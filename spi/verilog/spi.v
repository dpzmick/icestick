==> flow/design.v <==
module spi_slave(
    input  clk,
    input  send_in,      
    output send_avail,
    input  [7:0] in,     
    output out_avail,    
    output [7:0] out,    
    input  SCK,    
    input  SSEL,   
    input  MOSI,   
    output MISO    
);
reg [1:0] sck_  = 2'b0;
reg [1:0] mosi_ = 2'b0;
reg [3:0] send_rem_  = 4'd0;
reg [7:0] sending_   = 8'd0;
reg [3:0] recv_cnt_  = 4'd0;
reg [7:0] receiving_ = 8'd0;
always @(posedge clk) begin
    if (SSEL) begin
        sck_  <= {sck_[0], SCK};
        mosi_ <= {mosi_[0], MOSI};  
    end else begin
        sck_      <= 2'b00;
        mosi_     <= 2'b00;
    end
end
always @(posedge clk) begin
    if (recv_cnt_ == 4'd8) begin
        out       <= receiving_;
        out_avail <= 1;
    end else begin
        out       <= 8'd0;
        out_avail <= 0;
    end
    if (send_in && send_avail) begin  
        sending_   <= in;
        send_rem_  <= 8;
        send_avail <= 0;
    end else if (send_rem_ == 0) begin  
        send_avail <= 1;
    end
    if (SSEL) begin
        if (sck_[1] && !sck_[0]) begin  
            receiving_[7:0] <= {receiving_[6:0], mosi_[1]};  
            recv_cnt_       <= recv_cnt_ + 1;
            if (send_rem_ > 0) begin  
                MISO      <= sending_[send_rem_-1];
                send_rem_ <= send_rem_ - 1;  
            end else begin
                MISO <= 0;
            end
        end
    end
end
endmodule
# Reports on spi_slave
# What the tools print for spi_slave, step after step.
# Lines are those of the file above, counted from 1.
# Library cell names are shortened.
# The mark n/a stands for no value.
# design
top,spi_slave
clock,clk
cell_library,sky130hd
corner,tt_025C_1v80

# Elaborated design
# Counts by Yosys on the flattened word-level netlist (proc, flatten, opt, wreduce; memories kept). Register bits leave out memories and registers merged into their read ports (data or address); mux counts leave out enables and synchronous resets folded into registers. Print and check cells are left out. Cells with the same type and inputs are merged into one.
# bits
register_bits,39
inputBits,13
out_inout_bits,11
wordCells,25
# classes
add_sub_neg,2
compare,1
equal,1
shifts,1
muxes,5
reduce_and_logical,5
# op_table
cell,count
8-bit by 32-bit variable part select with 1-bit output,1
4-bit 2-to-1 mux,4
4-bit by 1-bit subtractor with 5-bit output with constant B,1
4-bit by 1-bit adder with 4-bit output with constant B,1
4-bit by 1-bit greater-than comparator with 1-bit output with constant B,1
4-bit == test with constant B,1
4-bit logical NOT,1
1-bit logical AND,2
2-bit AND reduction,1
1-bit logical NOT,1
1-bit 2-to-1 mux,1

# Logic depth
# Longest topological path by Yosys (ltp), each cell counted once; first at word level (registers and memories cut), then after technology mapping (sequential cells cut; the memories' decode and read muxes count).
# depth
depth_word,5
ABC_AREA,0
mapped_depth,7

# After synthesis
# Source: synth_stat.txt of the flow (Yosys; design flattened, memories mapped). It holds for the ABC_AREA given above (unset counts as 0); a run with the other value may have another netlist.
# by_type
cell_type,count,area_total_um2
edfxtp_1,21,630.605
dfxtp_1,18,360.346
and2_1,13,81.328
mux4_1,3,78.826
ha_1,4,50.048
mux2i_1,3,30.029
buf_6,2,22.522
mux4_2,1,22.522
inv_1,5,18.768
o311ai_0,2,17.517
o31ai_2,1,12.512
buf_2,2,10.01
nand3_1,2,10.01
o21ba_2,1,10.01
a22o_1,1,8.758
and2_4,1,8.758
and3b_1,1,8.758
or3b_1,1,8.758
# Other cell types: 14; their cells: 15.
# synth_totals
cells,97
synth_area_um2,1488.9
ff_cells,39
buf_cells,4

# Timing after synthesis
# OpenSTA on the mapped netlist: ideal clock, no wires. The path of least setup slack (recovery checks aside). Input and output delay are each 20% of the period. Register names are those of the netlist, which keeps one name where synthesis merged equal registers.
# synth_timing
path_type,register to register
from,register send_rem_[0]
to,register MISO
clock_period_ps,1790
setup_time_ps,273
arrival_ps,1368
required_ps,1517
slack_ps,149
path_delay_ps,1641
stages,7
synth_period_reached_ps,1641
# "path_delay_ps" is the arrival time less input delay plus setup time.
# "stages" counts driving pins, that of a launching flip-flop among them; a cell with two outputs on the path counts twice.
# "synth_period_reached_ps" is the clock period less the worst setup slack; recovery checks do not enter. This is arithmetic on one report: input and output delays are still those of the set period (20% each).
# Between the ends stands the longest chain of elaborated cells between them, by number of cells; it is not shown to be the way that was timed. Of several equally long chains one is given.
# A line is the first line of the expression or statement that the cell stems from. Yosys adds cells for indexed reads and writes and turns some case tables into memories.
# synth_between
cell_sequence,dfxtp_1 -> buf_6 -> inv_1 -> ha_1 -> mux4_2 -> a22oi_1 -> o22ai_1
elab_chain_cells,2
cells_between,3
cone_classes,add/sub (1); compare (1); shift (1)
# synth_rtl
item,line,text
"start, declared",15,reg [3:0] send_rem_  = 4'd0;
"start, assigned",38,send_rem_  <= 8;
"start, assigned",49,send_rem_ <= send_rem_ - 1;
4-bit by 1-bit subtractor with 5-bit output,48,MISO      <= sending_[send_rem_-1];
8-bit by 32-bit variable part select with 1-bit output,48,
"end, assigned",48,
"end, assigned",51,MISO <= 0;
"end, declared",11,output MISO

# Path in the finished layout
# From the final timing report of run 1: the path of least setup slack in the routed layout; clock arrival at registers is part of the times.
# The path's times are printed in steps of 10 ps; the period is the one set.
# layout_timing
path_type,register to register
from,register send_rem_[0]
to,register MISO
clock_period_ps,1380
setup_time_ps,250
arrival_ps,1610
required_ps,1470
slack_ps,-150
stages,6
# Between the ends stands the longest chain of elaborated cells between them, by number of cells; it is not shown to be the way that was timed. Of several equally long chains one is given.
# layout_between
cell_sequence,dfxtp_4 -> inv_4 -> ha_4 -> mux4_2 -> mux2i_2 -> o22ai_1
elab_chain_cells,2
cells_between,3
cone_classes,add/sub (1); compare (1); shift (1)
# layout_rtl
item,line,text
"start, declared",15,reg [3:0] send_rem_  = 4'd0;
"start, assigned",38,send_rem_  <= 8;
"start, assigned",49,send_rem_ <= send_rem_ - 1;
4-bit by 1-bit subtractor with 5-bit output,48,MISO      <= sending_[send_rem_-1];
8-bit by 32-bit variable part select with 1-bit output,48,
"end, assigned",48,
"end, assigned",51,MISO <= 0;
"end, declared",11,output MISO

# Measured data: module spi_slave, platform sky130hd, 2 stored runs of the flow under differing settings, order arbitrary. Input and output delays are each 20% of the period that was set; the output load is 0.01 pF.
# "achievedPeriod_ps" means the clock period less the worst setup slack. The figure is calculated, with input and output delays left at 20% of the set period.
# "worst_path_ps": the worst setup path's part of the clock period (all of it between registers, 20% less for each end at a port) less its slack. A launch clock that arrives late makes it longer, a capture clock that arrives late makes it shorter.
# By "totalPower_mw" is meant OpenSTA's value without simulated activity: inputs other than the clock are taken to toggle once in ten clock periods, and the tool carries that through the logic.
# "worst_path_ps" is known to 10 ps.
# A setting shown as n/a is not set for that run.
item,run 1,run 2
period_ns,1.38,2.6
CORE_UTILIZATION,52,35
PLACE_DENSITY,0.44,0.66
CORE_MARGIN,4,2
CAP_MARGIN,25,25
SLEW_MARGIN,5,25
MAX_ROUTING_LAYER,met5,n/a
SETUP_SLACK_MARGIN,n/a,0.43
CTS_CLUSTER_SIZE,n/a,14
totalPower_mw,3.075,1.612
achievedPeriod_ps,1529,1917
worst_path_ps,1530,1920
path_kind,register to register,register to register
synth_area_um2,1488.9,1488.9
timing.setup.tns_ps,-213,0
design_die_area_um2,3783.5,4792.1
hold_ws_ps,431,406
layout_utilization_frac,0.717,0.461
worstSetupSlack_ps,-149,683
