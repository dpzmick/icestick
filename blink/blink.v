==> flow/design.v <==
module blink(
    input      clk,
    input      SW1,
    input      SW2,
    input      SW3,
    input      SW4,
    output reg LED1,
    output reg LED2,
    output reg LED3,
    output reg LED4,
    output reg LED5
);
parameter START = 3'b000;
parameter CODE1 = 3'b001;
parameter CODE2 = 3'b010;
parameter CODE3 = 3'b011;
parameter CODE4 = 3'b110;
parameter SUCC  = 3'b111;
reg last_sw1 = 0;
reg last_sw2 = 0;
reg last_sw3 = 0;
reg last_sw4 = 0;
reg sw1_falling = 0;
reg sw2_falling = 0;
reg sw3_falling = 0;
reg sw4_falling = 0;
reg [2:0] state = START;
always @(posedge clk) begin
    LED1 <= SW1;
    LED2 <= SW2;
    LED3 <= SW3;
    LED4 <= SW4;
    last_sw1 <= SW1;
    last_sw2 <= SW2;
    last_sw3 <= SW3;
    last_sw4 <= SW4;
    sw1_falling = last_sw1 == 1 && !SW1;
    sw2_falling = last_sw2 == 1 && !SW2;
    sw3_falling = last_sw3 == 1 && !SW3;
    sw4_falling = last_sw4 == 1 && !SW4;
    if (state == SUCC) LED5 <= 1;
    else               LED5 <= 0;
    case (state)
        START : if (sw1_falling) state <= CODE1;
                else             state <= START;
        CODE1 : if (sw1_falling)                                    state <= CODE2;
                else if (sw2_falling || sw3_falling || sw4_falling) state <= START;
                else                                                state <= CODE1;
        CODE2 : if (sw2_falling)                                    state <= CODE3;
                else if (sw1_falling || sw3_falling || sw4_falling) state <= START;
                else                                                state <= CODE2;
        CODE3 : if (sw3_falling)                                    state <= CODE4;
                else if (sw1_falling || sw2_falling || sw4_falling) state <= START;
                else                                                state <= CODE3;
        CODE4 : if (sw4_falling)                                    state <= SUCC;
                else if (sw1_falling || sw2_falling || sw3_falling) state <= START;
                else                                                state <= CODE4;
        SUCC  : if (sw2_falling || sw3_falling || sw4_falling) state <= START;
                else if (sw1_falling)                          state <= CODE1;
                else                                           state <= SUCC;
        default : state <= START;
    endcase
end
endmodule
Tool chain data of blink
Tool output for the design above, in the order of the flow. Line numbers count from 1 in the design file above. Library cell names are shortened. Not given: -

Top module: blink. Clock port: clk. Standard-cell library: sky130hd. Corner: tt_025C_1v80.

Word level
Counts by Yosys on the flattened word-level netlist (proc, flatten, opt, wreduce; memories kept). Register bits leave out memories and registers merged into their read ports (data or address); mux counts leave out enables and synchronous resets folded into registers. Print and check cells are left out.

For equality and inequality tests the number is 5. Mux-type cells: 13. Under reductions and logical operators stands 16.

Operator list (number): 3-bit case mux with 6-bit select (1); 3-bit two-way mux (5); 2-bit two-way mux (4); 1-bit logical OR (7); 3-bit by 2-bit == test with 1-bit output (second input constant) (2); 3-bit == test (second input constant) (2); 1-bit logical AND (4); 1-bit zero test (4); 3-bit by 1-bit == test with 1-bit output (second input constant) (1); 3-bit zero test (1); 1-bit two-way mux (3).

The figure for bits in registers is 12. The entry for input port bits reads 5. For output and inout port bits the number is 5. The figure for elaborated cells is 44.

Longest topological paths
Longest topological path by Yosys (ltp), each cell counted once; first at word level (registers and memories cut), then after technology mapping (sequential cells cut; the memories' decode and read muxes count).

Depth in word-level cells: 7. The figure for ABC_AREA is 0. The entry for gate-level depth with buffers reads 4. For gate-level depth less buffers the number is 4.

Synthesis result
Yosys stat after the flow's synthesis: flattened, memories mapped to cells. It holds for the ABC_AREA given above (unset counts as 0); a run with the other value may have another netlist.

The entry for cells in the netlist reads 37. Synthesis area: 431.7 um2. For sequential area the number is 240.2 um2. The entry for flip-flop cells reads 12. Buffer cells: 1.

Cell types (number): dfxtp_1 (12); nor2b_4 (2); a31o_1 (2); a211oi_1 (2); a211oi_2 (1); nor2b_1 (2); or4_4 (1); a311o_1 (1); a2111oi_0 (1); nand4b_1 (1); or2b_2 (1); inv_1 (2); nor3b_1 (1); o21a_1 (1); and3_1 (1); nand2b_1 (1); or3_1 (1); a21oi_1 (1).

Not listed: further types 3, cells in them 3.

Worst setup path after synthesis
Path of least setup slack by OpenSTA after synthesis, without wires, with an ideal clock, recovery checks aside; 20% of the period is set as input and as output delay. Where synthesis merged equal registers, the netlist keeps one of their names.

Path type: register to register. From: register last_sw4. To: register state[1]. The entry for clock period reads 1390 ps. The figure for setup time is 60 ps. The entry for arrival time reads 1275 ps. Under data required time stands 1330 ps. Path slack: 54 ps. Under delay of the path stands 1335 ps. The figure for stages is 5. Under synthesis period reached stands 1336 ps.

"delay of the path" = arrival - input delay + setup time. "stages": output pins that drive a net of the path, with the launching flip-flop's if there is one; two outputs of one cell count as two. "synthesis period reached" = period - worst setup slack (recovery checks aside). The figure is calculated, with input and output delays left at 20% of the set period. Between the ends stands the longest chain of elaborated cells between them, by number of cells; it is not shown to be the way that was timed. Of several equally long chains one is given. Each line given opens the expression or statement behind the cell; cells for indexed reads and writes are added by Yosys, which also makes memories of some case tables. A register here has more assigning lines than the two given.

Cell sequence: dfxtp_1 -> nor2b_4 -> or3_1 -> a2111oi_0 -> a311o_1. For cells in the longest elaborated chain the number is 5. Elaborated cells on any way between the ends: 11. Classes of those cells: 7 x mux; 4 x reduce/logical.

Ends and longest elaborated chain, after synthesis: start: declaration (line 22) `reg last_sw4 = 0;`; start: assignment (line 36) `last_sw4 <= SW4;`; 1-bit logical AND (line 40) `sw4_falling = last_sw4 == 1 && !SW4;`; 1-bit logical OR (line 53) `else if (sw1_falling || sw2_falling || sw4_falling) state <= START;`; 2-bit two-way mux (line 53); 3-bit two-way mux (line 52) `CODE3 : if (sw3_falling)                                    state <= CODE4;`; 3-bit case mux with 6-bit select (line 43) `case (state)`; end: assignment (line 44) `START : if (sw1_falling) state <= CODE1;`; end: assignment (line 45) `else             state <= START;`; end: declaration (line 27) `reg [2:0] state = START;`.

Worst path after layout
Path of least setup slack in the final report of flow run 2 (OpenROAD, finished layout, wires in). Where an end is a register, its clock arrival counts in the times. The report prints the path's times to 10 ps; the period is as set.

Path type: register to register. From: register last_sw4. To: register state[1]. The entry for clock period reads 1560 ps. The figure for setup time is 50 ps. The entry for arrival time reads 1670 ps. Under data required time stands 1780 ps. Path slack: 110 ps. The figure for stages is 5.

Between the ends stands the longest chain of elaborated cells between them, by number of cells; it is not shown to be the way that was timed. Of several equally long chains one is given. A register here has more assigning lines than the two given.

Cell sequence: dfxtp_1 -> nor2b_4 -> or4_4 -> a211oi_2 -> a311o_1. For cells in the longest elaborated chain the number is 5. Elaborated cells on any way between the ends: 11. Classes of those cells: 7 x mux; 4 x reduce/logical.

Ends and longest elaborated chain, post-layout: start: declaration (line 22) `reg last_sw4 = 0;`; start: assignment (line 36) `last_sw4 <= SW4;`; 1-bit logical AND (line 40) `sw4_falling = last_sw4 == 1 && !SW4;`; 1-bit logical OR (line 53) `else if (sw1_falling || sw2_falling || sw4_falling) state <= START;`; 2-bit two-way mux (line 53); 3-bit two-way mux (line 52) `CODE3 : if (sw3_falling)                                    state <= CODE4;`; 3-bit case mux with 6-bit select (line 43) `case (state)`; end: assignment (line 44) `START : if (sw1_falling) state <= CODE1;`; end: assignment (line 45) `else             state <= START;`; end: declaration (line 27) `reg [2:0] state = START;`.

blink through Yosys and OpenROAD on sky130hd: 2 stored runs, unordered, with their settings and measured results. The constraints put input and output delay at 20% of the set period each and load the outputs with 0.01 pF. "clock period reached" is the run's clock period less its worst setup slack. It is reckoned from that one timing run; input and output delays stay at 20% of the period that was set. By "time used up by the worst setup path" is meant the share of the clock period that the worst setup path is allowed (20% is reserved at inputs, 20% at outputs), minus its slack. Clock arrival times at its registers enter into it. By "total power after layout" is meant OpenSTA's value without simulated activity: inputs other than the clock are taken to toggle once in ten clock periods, and the tool carries that through the logic. "time used up by the worst setup path" is known to 10 ps.

Flow run 1 has these settings: period_ns 1.09; CORE_UTILIZATION 55; SETUP_SLACK_MARGIN 0.29; PLACE_DENSITY_LB_ADDON 0.19; CORE_ASPECT_RATIO 1.49; TNS_END_PERCENT 40; ABC_AREA 0; CAP_MARGIN 15; MIN_ROUTING_LAYER met1; CORE_MARGIN 2; SLEW_MARGIN 20. Outcome: did not finish, floorplanning stopped with PDN-0185.

Flow run 2 has these settings: period_ns 1.56; CORE_UTILIZATION 34; PLACE_DENSITY_LB_ADDON 0.02; CORE_ASPECT_RATIO 0.78; CORE_MARGIN 4; CELL_PAD_IN_SITES_GLOBAL_PLACEMENT 3; CELL_PAD_IN_SITES_DETAIL_PLACEMENT 2; MAX_ROUTING_LAYER met5; CAP_MARGIN 20; SLEW_MARGIN 20. The total die area reads 1908.2 um2. The final setup TNS is 0 ps. The setup slack of the worst path comes to 107 ps. The measured total power after layout is 832.9 uW. For the clock period reached the run shows 1453 ps. For the utilization after routing the run shows 53.5 %. The time used up by the worst setup path comes to 1450 ps. Kind of the worst setup path: register to register. The standard-cell area after layout comes to 640.6 um2. The synthesized cell area reads 431.7 um2.
